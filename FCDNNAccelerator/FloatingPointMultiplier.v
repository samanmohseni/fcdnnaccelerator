==> flow/design.v <==
`timescale 1ns / 1ps
module FPExpAdder(
	input wire [7 : 0] in,
	input wire [7 : 0] change,
	output reg [7 : 0] out
    );
	reg [8 : 0] res;
	always @(*)
	begin
		res = in + change;
		out = res[7:0];
		if(in[7] == 1'b0 && change[7] == 1'b0)
		begin
			if(res[7]) 
			begin
				out = 127;
			end
		end
		else if(in[7] == 1'b1 && change[7] == 1'b1)
		begin
			if(!res[7]) 
			begin
				out = -128;
			end
		end
	end
endmodule
`timescale 1ns / 1ps
module FloatingPointMultiplier( 
	input wire [26 : 0] in_1,
	input wire [26 : 0] in_2,
	input wire clk_pll,
	output wire [26 : 0] out
    );
	wire in_1_sign;
	wire [7 : 0] in_1_exp;
	wire [17 : 0] in_1_fraction;
	wire in_2_sign;
	wire [7 : 0] in_2_exp;
	wire [17 : 0] in_2_fraction;
	reg out_sign;
	reg [7 : 0] out_exp;
	reg [17 : 0] out_fraction;
	assign in_1_sign = in_1[26];
	assign in_1_exp = in_1[25 : 18];
	assign in_1_fraction = in_1[17 : 0];
	assign in_2_sign = in_2[26];
	assign in_2_exp = in_2[25 : 18];
	assign in_2_fraction = in_2[17 : 0];
	assign out[26] = out_sign;
	assign out[25 : 18] = out_exp;
	assign out[17 : 0] = out_fraction;
	reg [7 : 0] fp_exp_adder_in;
	reg [7 : 0] fp_exp_adder_change;
	wire [7 : 0] fp_exp_adder_out;
	FPExpAdder fp_exp_adder (
		.in(fp_exp_adder_in),
		.change(fp_exp_adder_change),
		.out(fp_exp_adder_out)
	);
	reg pipe_sign;
	reg [7:0] pipe_exp;
	reg [35:0] pipe_prod;
	always @(posedge clk_pll)
	begin
		pipe_sign <= in_1_sign ^ in_2_sign;
		pipe_prod <= in_1_fraction * in_2_fraction;
		pipe_exp <= fp_exp_adder_out;
	end
	always @(*)
	begin
		fp_exp_adder_in = in_1_exp;
		fp_exp_adder_change = in_2_exp;
	end
	reg [7 : 0] fp_exp_sub_adder_in;
	reg [7 : 0] fp_exp_sub_adder_change;
	wire [7 : 0] fp_exp_sub_adder_out;
	FPExpAdder fp_exp_sub_adder (
		.in(fp_exp_sub_adder_in),
		.change(fp_exp_sub_adder_change),
		.out(fp_exp_sub_adder_out)
	);
	always @(*)
	begin
		out_sign = pipe_sign;
		fp_exp_sub_adder_in = pipe_exp;
		if(pipe_prod[35])
		begin
			fp_exp_sub_adder_change = 0;
			out_fraction = pipe_prod[35:18];
		end
		else
		begin
			fp_exp_sub_adder_change = -1;
			out_fraction = pipe_prod[34:17];
		end
		out_exp = fp_exp_sub_adder_out;
	end
endmodule
* Tool chain data of FloatingPointMultiplier
Tool output for the design above, in the order of the flow.
Lines are those of the file above, counted from 1.
Operators: Yosys type, input widths -> output width; for muxes data width and select width s.
Cell names lack the library's common part.
A cell with -- has no value.
- Top module :: FloatingPointMultiplier
- Clock :: clk_pll
- Standard-cell library :: sky130hd
- Timing corner :: tt_025C_1v80

* Elaborated design
Source: Yosys, flattened and elaborated, memories not mapped. Widths are those after wreduce; folded enables and synchronous resets count as part of the registers. Registers that Yosys merges into a memory's read port (data or address) are not register bits. Print and check cells do not count. Equal cells are merged and count once.
- Add/sub/neg operators :: 2
- Reduce/logical cells :: 4
- Multiplexer cells :: 10
- $mul :: 1
- Bitwise gates (word level) :: 5
** Operator list (number)
- $mul 18x18->36 :: 1
- $mux 8 :: 5
- $mux 7 :: 4
- $mux 18 :: 1
- $add 8x8->8 :: 2
- $logic_and 1x1->1 :: 4
- $not 1->1 :: 4
- $xor 1x1->1 :: 1
- Output and inout bits :: 27
- Word-level cells :: 25
- Register bits :: 45

* Logic depth
Depth = most cells in a row (Yosys ltp): at word level without a register or memory, in the mapped netlist without a sequential cell, where the memories' decode and read muxes count.
- Depth in word-level cells :: 5
- ABC_AREA :: 0
- Depth in mapped cells :: 23
- Depth with buffers taken out :: 21

* After synthesis
The flow's flattened synthesis, as Yosys stat reports it; memories are mapped. The netlist is that of the ABC_AREA named above (0 if unset); the other value can give another one.
** Cell types
- fa_1 :: number 257, total area 5.14E+03 um^2
- ha_1 :: number 125, total area 1564 um^2
- inv_1 :: number 304, total area 1.14E+03 um^2
- and2_1 :: number 134, total area 838.304 um^2
- nand2_1 :: number 218, total area 818.285 um^2
- dfxtp_1 :: number 28, total area 560.538 um^2
- a21oi_1 :: number 50, total area 250.24 um^2
- mux2_2 :: number 17, total area 191.434 um^2
- clkbuf_1 :: number 50, total area 187.68 um^2
- xnor2_1 :: number 20, total area 175.168 um^2
- o21ai_0 :: number 20, total area 100.096 um^2
- a21o_1 :: number 13, total area 97.594 um^2
- xor2_1 :: number 11, total area 96.342 um^2
- nor2_1 :: number 23, total area 86.333 um^2
- nand4_1 :: number 9, total area 56.304 um^2
- o21bai_1 :: number 5, total area 37.536 um^2
- and3_1 :: number 5, total area 31.28 um^2
- o211ai_1 :: number 4, total area 30.029 um^2
Other cell types: 32; their cells: 58.
- Cells in the netlist :: 1351
- Synthesis area :: 11835.1 um^2
- Flip-flops :: 28
By module: a second synthesis without flattening, with its own total; a netlist apart from the flattened one above.
- Cell total of the unflattened synthesis :: 1280
- Area (unflattened synthesis) :: 11594.9 um^2
Each row is one instance without its submodules.
** By module
- FloatingPointMultiplier :: cells 1176, area 10796.6 um^2, sequential area 560.5 um^2, times used 1
- FPExpAdder :: cells 52, area 399.1 um^2, sequential area 0.0 um^2, times used 2

* Worst setup path after synthesis
Path of least setup slack by OpenSTA after synthesis, without wires, with an ideal clock, recovery checks aside; 20% of the period is set as input and as output delay. Where synthesis merged equal registers, the netlist keeps one of their names.
- Path kind :: input port to flip-flop
- From :: input in_1[10]
- To :: register pipe_prod[34]
- Arrival time :: 6.916 ns
- Setup time :: 0.127 ns
- Path delay :: 5.529 ns
- Stages :: 20
- Period :: 7.57 ns
- Input delay :: 1.514 ns
- Time at the first pin :: 1.514 ns
- Setup slack :: 0.527 ns
- Period reached after synthesis :: 7.043 ns
"path delay" is the arrival time less input delay plus setup time.
"stages" counts driving pins, that of a launching flip-flop among them; a cell with two outputs on the path counts twice.
"period reached after synthesis" = period - worst setup slack (recovery checks aside). The figure is calculated, with input and output delays left at 20% of the set period.
The rows between start and end are the longest chain of elaborated cells between them; the timing report does not say that the signal goes this way. Where chains are equally long, one stands for them.
Each line given opens the expression or statement behind the cell; cells for indexed reads and writes are added by Yosys, which also makes memories of some case tables.
- Path through :: clkbuf_1 -> clkbuf_1 -> nand2_1 -> fa_1 -> fa_1 -> fa_1 -> fa_1 -> inv_1 -> fa_1 -> inv_1 -> fa_1 -> inv_1 -> ha_1 -> a21oi_1 -> o21ai_1 -> a31oi_2 -> a211oi_2 -> a311oi_1 -> o31ai_2 -> xor2_1
- Cells in the longest elaborated chain :: 1
** RTL lines, path after synthesis
- from (decl) :: RTL line 30 : input wire [26 : 0] in_1,
- $mul 18x18->36 :: RTL line 67 : pipe_prod <= in_1_fraction * in_2_fraction;
- to (assign) :: RTL line 67
- to (decl) :: RTL line 63 : reg [35:0] pipe_prod;

* Timing after layout
Path of least setup slack in the final report of flow run A (OpenROAD, finished layout, wires in). Where an end is a register, its clock arrival counts in the times.
- Path kind :: input port to flip-flop
- From :: input in_2[15]
- To :: register pipe_prod[35]
- Time at the first pin :: 1.22 ns
- Input delay :: 1.22 ns
- Arrival time :: 6.57 ns
- Stages :: 22
- Period :: 6.1 ns
- Setup slack :: -0.28 ns
- Setup time :: 0.06 ns
The rows between start and end are the longest chain of elaborated cells between them; the timing report does not say that the signal goes this way. Where chains are equally long, one stands for them.
- Path through :: clkdlybuf4s15_2 -> buf_6 -> buf_8 -> buf_4 -> and2_1 -> fa_1 -> fa_1 -> fa_1 -> fa_1 -> fa_1 -> inv_1 -> fa_1 -> inv_1 -> ha_4 -> nand4_1 -> nor4_4 -> nand4_1 -> a21oi_2 -> a211oi_2 -> buf_4 -> o31ai_4 -> xnor2_1
- Cells in the longest elaborated chain :: 1
** RTL lines, path post-layout
- from (decl) :: RTL line 31 : input wire [26 : 0] in_2,
- $mul 18x18->36 :: RTL line 67 : pipe_prod <= in_1_fraction * in_2_fraction;
- to (assign) :: RTL line 67
- to (decl) :: RTL line 63 : reg [35:0] pipe_prod;

Module FloatingPointMultiplier, platform sky130hd: 2 stored runs of the flow (Yosys, OpenROAD) with differing settings, in no particular order. Input and output delays are each 20% of the period that was set; the output load is 0.01 pF.
"achieved period" is the run's clock period less its worst setup slack. It is reckoned from that one timing run; input and output delays stay at 20% of the period that was set.
"time of the worst setup path": the worst setup path's part of the clock period (all of it between registers, 20% less for each end at a port) less its slack. A launch clock that arrives late makes it longer, a capture clock that arrives late makes it shorter.

* Flow run A
** Files
==> flow/run.sh <==
#!/bin/bash
# the make line also repeats the synthesis and layout settings of config.mk as NAME=value (left out here)
make -C /OpenROAD-flow-scripts/flow DESIGN_CONFIG=/design/flow/config.mk WORK_HOME=/design/flow/orfs CLKGATE_MAP_FILE= finish
==> flow/config.mk <==
export PLATFORM = sky130hd
export DESIGN_NAME = FloatingPointMultiplier
export DESIGN_NICKNAME = FloatingPointMultiplier
export VERILOG_FILES = /design/flow/design.v
export SDC_FILE = /design/flow/constraint.sdc
export NUM_CORES = 4
export LEC_CHECK = 0
export ABC_AREA = 0
export CAP_MARGIN = 20
export CELL_PAD_IN_SITES_GLOBAL_PLACEMENT = 3
export CORE_MARGIN = 2
export CORE_UTILIZATION = 44
export PLACE_DENSITY_LB_ADDON = 0.03
export SETUP_SLACK_MARGIN = -0.07
export SLEW_MARGIN = 5
==> flow/constraint.sdc <==
create_clock -name core_clock -period 6.1 [get_ports {clk_pll}]
set_input_delay 1.2200 -clock core_clock [delete_from_list [all_inputs] [get_ports {clk_pll}]]
set_output_delay 1.2200 -clock core_clock [all_outputs]
set_load 0.01 [all_outputs]
** Results
- Sum of negative setup slack :: -2.473 ns
- Area of the synthesized netlist :: 11,835.1 um^2
- Utilization of the finished layout :: 58.3 %
- Time of the worst setup path :: 5.16 ns
- Worst setup path kind :: input port to flip-flop
- Setup slack of the critical path :: -0.281 ns
- Standard-cell area after layout :: 15,542.4 um^2
- Overall die area :: 28,225.7 um^2
- Achieved period :: 6.381 ns
- Final worst hold slack :: 1.536 ns

* Flow run B
** Files
==> flow/run.sh <==
#!/bin/bash
# the make line also repeats the synthesis and layout settings of config.mk as NAME=value (left out here)
make -C /OpenROAD-flow-scripts/flow DESIGN_CONFIG=/design/flow/config.mk WORK_HOME=/design/flow/orfs CLKGATE_MAP_FILE= finish
==> flow/config.mk <==
export PLATFORM = sky130hd
export DESIGN_NAME = FloatingPointMultiplier
export DESIGN_NICKNAME = FloatingPointMultiplier
export VERILOG_FILES = /design/flow/design.v
export SDC_FILE = /design/flow/constraint.sdc
export NUM_CORES = 4
export LEC_CHECK = 0
export CAP_MARGIN = 20
export CORE_ASPECT_RATIO = 1.5
export CORE_MARGIN = 7
export CORE_UTILIZATION = 22
export HOLD_SLACK_MARGIN = 0.29
export MAX_ROUTING_LAYER = met5
export PLACE_DENSITY_LB_ADDON = 0.18
export SETUP_SLACK_MARGIN = 0.43
export SLEW_MARGIN = 20
export TNS_END_PERCENT = 65
==> flow/constraint.sdc <==
create_clock -name core_clock -period 12.6 [get_ports {clk_pll}]
set_input_delay 2.5200 -clock core_clock [delete_from_list [all_inputs] [get_ports {clk_pll}]]
set_output_delay 2.5200 -clock core_clock [all_outputs]
set_load 0.01 [all_outputs]
** Results
- Sum of negative setup slack :: 0.000 ns
- Area of the synthesized netlist :: 11,835.1 um^2
- Utilization of the finished layout :: 25.2 %
- Time of the worst setup path :: 6.65 ns
- Worst setup path kind :: input port to flip-flop
- Setup slack of the critical path :: 3.434 ns
- Standard-cell area after layout :: 13,434.1 um^2
- Overall die area :: 60,619.0 um^2
- Achieved period :: 9.166 ns
- Final worst hold slack :: 2.836 ns
