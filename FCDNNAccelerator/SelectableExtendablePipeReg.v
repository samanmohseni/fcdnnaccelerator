==> flow/design.v <==
`timescale 1ns / 1ps
module SelectableExtendablePipeReg
#(parameter num_of_extra_pipes = 0, num_of_bits = 27)( 
	input wire [num_of_bits - 1 : 0] in,
	input wire [1 : 0] mode,
	input wire clk_pll,
	output reg [num_of_bits - 1 : 0] out
    );
	localparam disabled = 2'b00;
	localparam not_extended = 2'b10;
	localparam extended = 2'b11;
	localparam num_of_pipes = num_of_extra_pipes + 7;
	reg [num_of_bits - 1 : 0] pipe [num_of_pipes - 1 : 0];
	integer i;
	always @(posedge clk_pll)
	begin
		pipe [0] <= in;
		for(i = 1; i < num_of_pipes; i = i + 1)
		begin
			pipe[i]  <= pipe[i - 1];
		end
	end
	always @(*)
	begin
		case (mode)
			disabled: out = in;
			not_extended: out = pipe[num_of_extra_pipes - 1];
			extended: out = pipe[num_of_pipes - 1];
			default : out = 27'bxxxxxxxxxxxxxxxxxxxxxxxxxxx;
		endcase
	end
endmodule
## Step by step through the tools: SelectableExtendablePipeReg

What the tools print for SelectableExtendablePipeReg, step after step.
Lines are those of the file above, counted from 1.
Cell names lack the library's common part.
A cell with - has no value.

| design | value |
|---|---|
| top module | SelectableExtendablePipeReg |
| clock port | clk_pll |
| standard-cell library | sky130hd |
| corner | tt_025C_1v80 |

## After elaboration

Yosys after proc, flatten, opt, wreduce and memory -nomap, before mapping. Enables and synchronous resets that opt folds into registers are not counted as muxes. Print and check cells are not counted. Equal cells are merged and count once.

| storage and ports | value |
|---|---|
| bits in registers | 189 |
| bits of input ports | 30 |
| output and inout bits | 27 |
| cells after elaboration | 10 |

| operators by class | value |
|---|---|
| equal/unequal tests | 1 |
| mux-type cells | 1 |
| reduce/logical cells | 1 |

Operators by type and width:

| kind | count |
|---|---|
| 27-bit parallel mux with 2-bit select | 1 |
| 2-bit equality test with constant B | 1 |
| 2-bit logical NOT | 1 |

## Depth

Longest topological path by Yosys (ltp), each cell counted once; first at word level (registers and memories cut), then after technology mapping (sequential cells cut; the memories' decode and read muxes count).

| logic depth | value |
|---|---|
| word-level depth | 2 |
| ABC_AREA | 0 |
| gate-level depth with buffers | 3 |
| depth with buffers taken out | 2 |

## Synthesis result

The flow's flattened synthesis, as Yosys stat reports it; memories are mapped. The netlist is that of the ABC_AREA named above (0 if unset); the other value can give another one.
The area totals of this step are shown rounded.

Cell types:

| cell | count | total area (um2) |
|---|---|---|
| dfxtp_1 | 189 | 3.78E+03 |
| mux2_4 | 20 | 300.288 |
| mux2_2 | 7 | 78.826 |
| buf_12 | 2 | 40.038 |
| nand2_4 | 1 | 11.261 |

| synthesis totals | value |
|---|---|
| mapped cells | 219 |
| chip area (Yosys) | 0.00421 mm2 |
| area of sequential cells | 0.00378 mm2 |
| mapped flip-flops | 189 |
| buffers | 2 |

## Path before layout

Path of least setup slack by OpenSTA after synthesis, without wires, with an ideal clock, recovery checks aside; 20% of the period is set as input and as output delay. Where synthesis merged equal registers, the netlist keeps one of their names.

| timing post-synthesis | value |
|---|---|
| kind | input to output |
| from | input port mode[0] |
| to | output port out[10] |
| clock period | 943 ps |
| external input delay | 189 ps |
| output delay | 189 ps |
| time at the first pin | 189 ps |
| arrival | 772 ps |
| data required time | 754 ps |
| slack | -18 ps |
| delay of the path | 583 ps |
| driving pins on the path | 3 |
| buffers on the path | 1 |
| synthesis period reached | 961 ps |

"delay of the path" = arrival - input delay + setup time.
A path that ends at an output port has no setup time.
"driving pins on the path" counts driving pins, that of a launching flip-flop among them; a cell with two outputs on the path counts twice.
"synthesis period reached" is the clock period less the worst setup slack; recovery checks do not enter. This is arithmetic on one report: input and output delays are still those of the set period (20% each).
The rows between start and end are the longest chain of elaborated cells between them; the timing report does not say that the signal goes this way. Where chains are equally long, one stands for them.
Each line given opens the expression or statement behind the cell; cells for indexed reads and writes are added by Yosys, which also makes memories of some case tables.

| on the way, post-synthesis | value |
|---|---|
| cells stage by stage | nand2_4 > buf_12 > mux2_4 |
| cells in the longest elaborated chain | 2 |
| elaborated cells between the ends (all ways) | 3 |
| RTL lines with such cells | 1 |
| those cells by class | 1 x eq/ne; 1 x mux; 1 x reduce/logical |

RTL lines, path post-synthesis:

| item | RTL line | text |
|---|---|---|
| from (decl) | 5 | `input wire [1 : 0] mode,` |
| 2-bit equality test | 25 | `case (mode)` |
| 27-bit parallel mux with 2-bit select | 25 |  |
| to (decl) | 7 | `output reg [num_of_bits - 1 : 0] out` |

## Path in the finished layout

From the final timing report of run 1: the path of least setup slack in the routed layout; clock arrival at registers is part of the times.
The report prints the path's times to 10 ps; the period is as set.

| timing after layout | value |
|---|---|
| kind | register to output |
| from | register pipe[6][1] |
| to | output port out[1] |
| clock period | 1410 ps |
| output delay | 280 ps |
| time at the first pin | 420 ps |
| arrival | 1140 ps |
| data required time | 1130 ps |
| slack | -10 ps |
| driving pins on the path | 3 |
| buffers on the path | 1 |

The rows between start and end are the longest chain of elaborated cells between them; the timing report does not say that the signal goes this way. Where chains are equally long, one stands for them.

| on the way, after layout | value |
|---|---|
| cells stage by stage | dfxtp_2 > mux2_2 > buf_6 |
| cells in the longest elaborated chain | 1 |
| elaborated cells between the ends (all ways) | 1 |
| RTL lines with such cells | 1 |
| those cells by class | 1 x mux |

RTL lines, path after layout:

| item | RTL line | text |
|---|---|---|
| from (decl) | 13 | `reg [num_of_bits - 1 : 0] pipe [num_of_pipes - 1 : 0];` |
| from (assign) | 20 | `pipe[i] <= pipe[i - 1];` |
| 27-bit parallel mux with 2-bit select | 25 | `case (mode)` |
| to (decl) | 7 | `output reg [num_of_bits - 1 : 0] out` |

## Implementation results

Module SelectableExtendablePipeReg, platform sky130hd: 2 stored runs of the flow (Yosys, OpenROAD) with differing settings, in no particular order. Input and output delays are each 20% of the period that was set; the output load is 0.01 pF.
"period reached": clock period set for the run, less the worst setup slack. It is reckoned from that one timing run; input and output delays stay at 20% of the period that was set.
"worst path time": the worst setup path's part of the clock period (all of it between registers, 20% less for each end at a port) less its slack. A launch clock that arrives late makes it longer, a capture clock that arrives late makes it shorter.
By "overall power" is meant OpenSTA's value without simulated activity: inputs other than the clock are taken to toggle once in ten clock periods, and the tool carries that through the logic.
"worst path time" is given in steps of 10 ps.
Measured values are rounded.
Among the settings, -- means not set for that run.

| stored run | period_ns | CORE_UTILIZATION | SETUP_SLACK_MARGIN | PLACE_DENSITY_LB_ADDON | CORE_ASPECT_RATIO | CELL_PAD_IN_SITES_DETAIL_PLACEMENT | GPL_TIMING_DRIVEN | CTS_CLUSTER_SIZE | CAP_MARGIN | CORE_MARGIN | SLEW_MARGIN | CELL_PAD_IN_SITES_GLOBAL_PLACEMENT | GPL_ROUTABILITY_DRIVEN | area of the standard cells in the finished layout (mm2) | overall power (W) | final design utilization (%) | area of the die (mm2) | worst path time (ps) | critical path type | chip area in the Yosys report (mm2) | setup slack of the worst path (ps) | total negative slack on setup checks (ps) | period reached (ps) | worst hold slack in the final report (ps) |
|---|---|---|---|---|---|---|---|---|---|---|---|---|---|---|---|---|---|---|---|---|---|---|---|---|
| run 1 | 1.41 | 23 | 0.3 | 0.25 | 0.75 | 1 | 1 | 75 | 5 | 2 | 20 | -- | -- | 0.00573 | 0.0104 | 32.2 | 0.0194 | 1140 | register to output | 0.00421 | -8 | -11 | 1418 | 136 |
| run 2 | 1.52 | 46 | 0.4 | -- | -- | -- | -- | -- | 20 | 2 | 5 | 2 | 1 | 0.00564 | 0.01 | 64.0 | 0.00994 | 1220 | register to output | 0.00421 | -1 | -1 | 1521 | 267 |
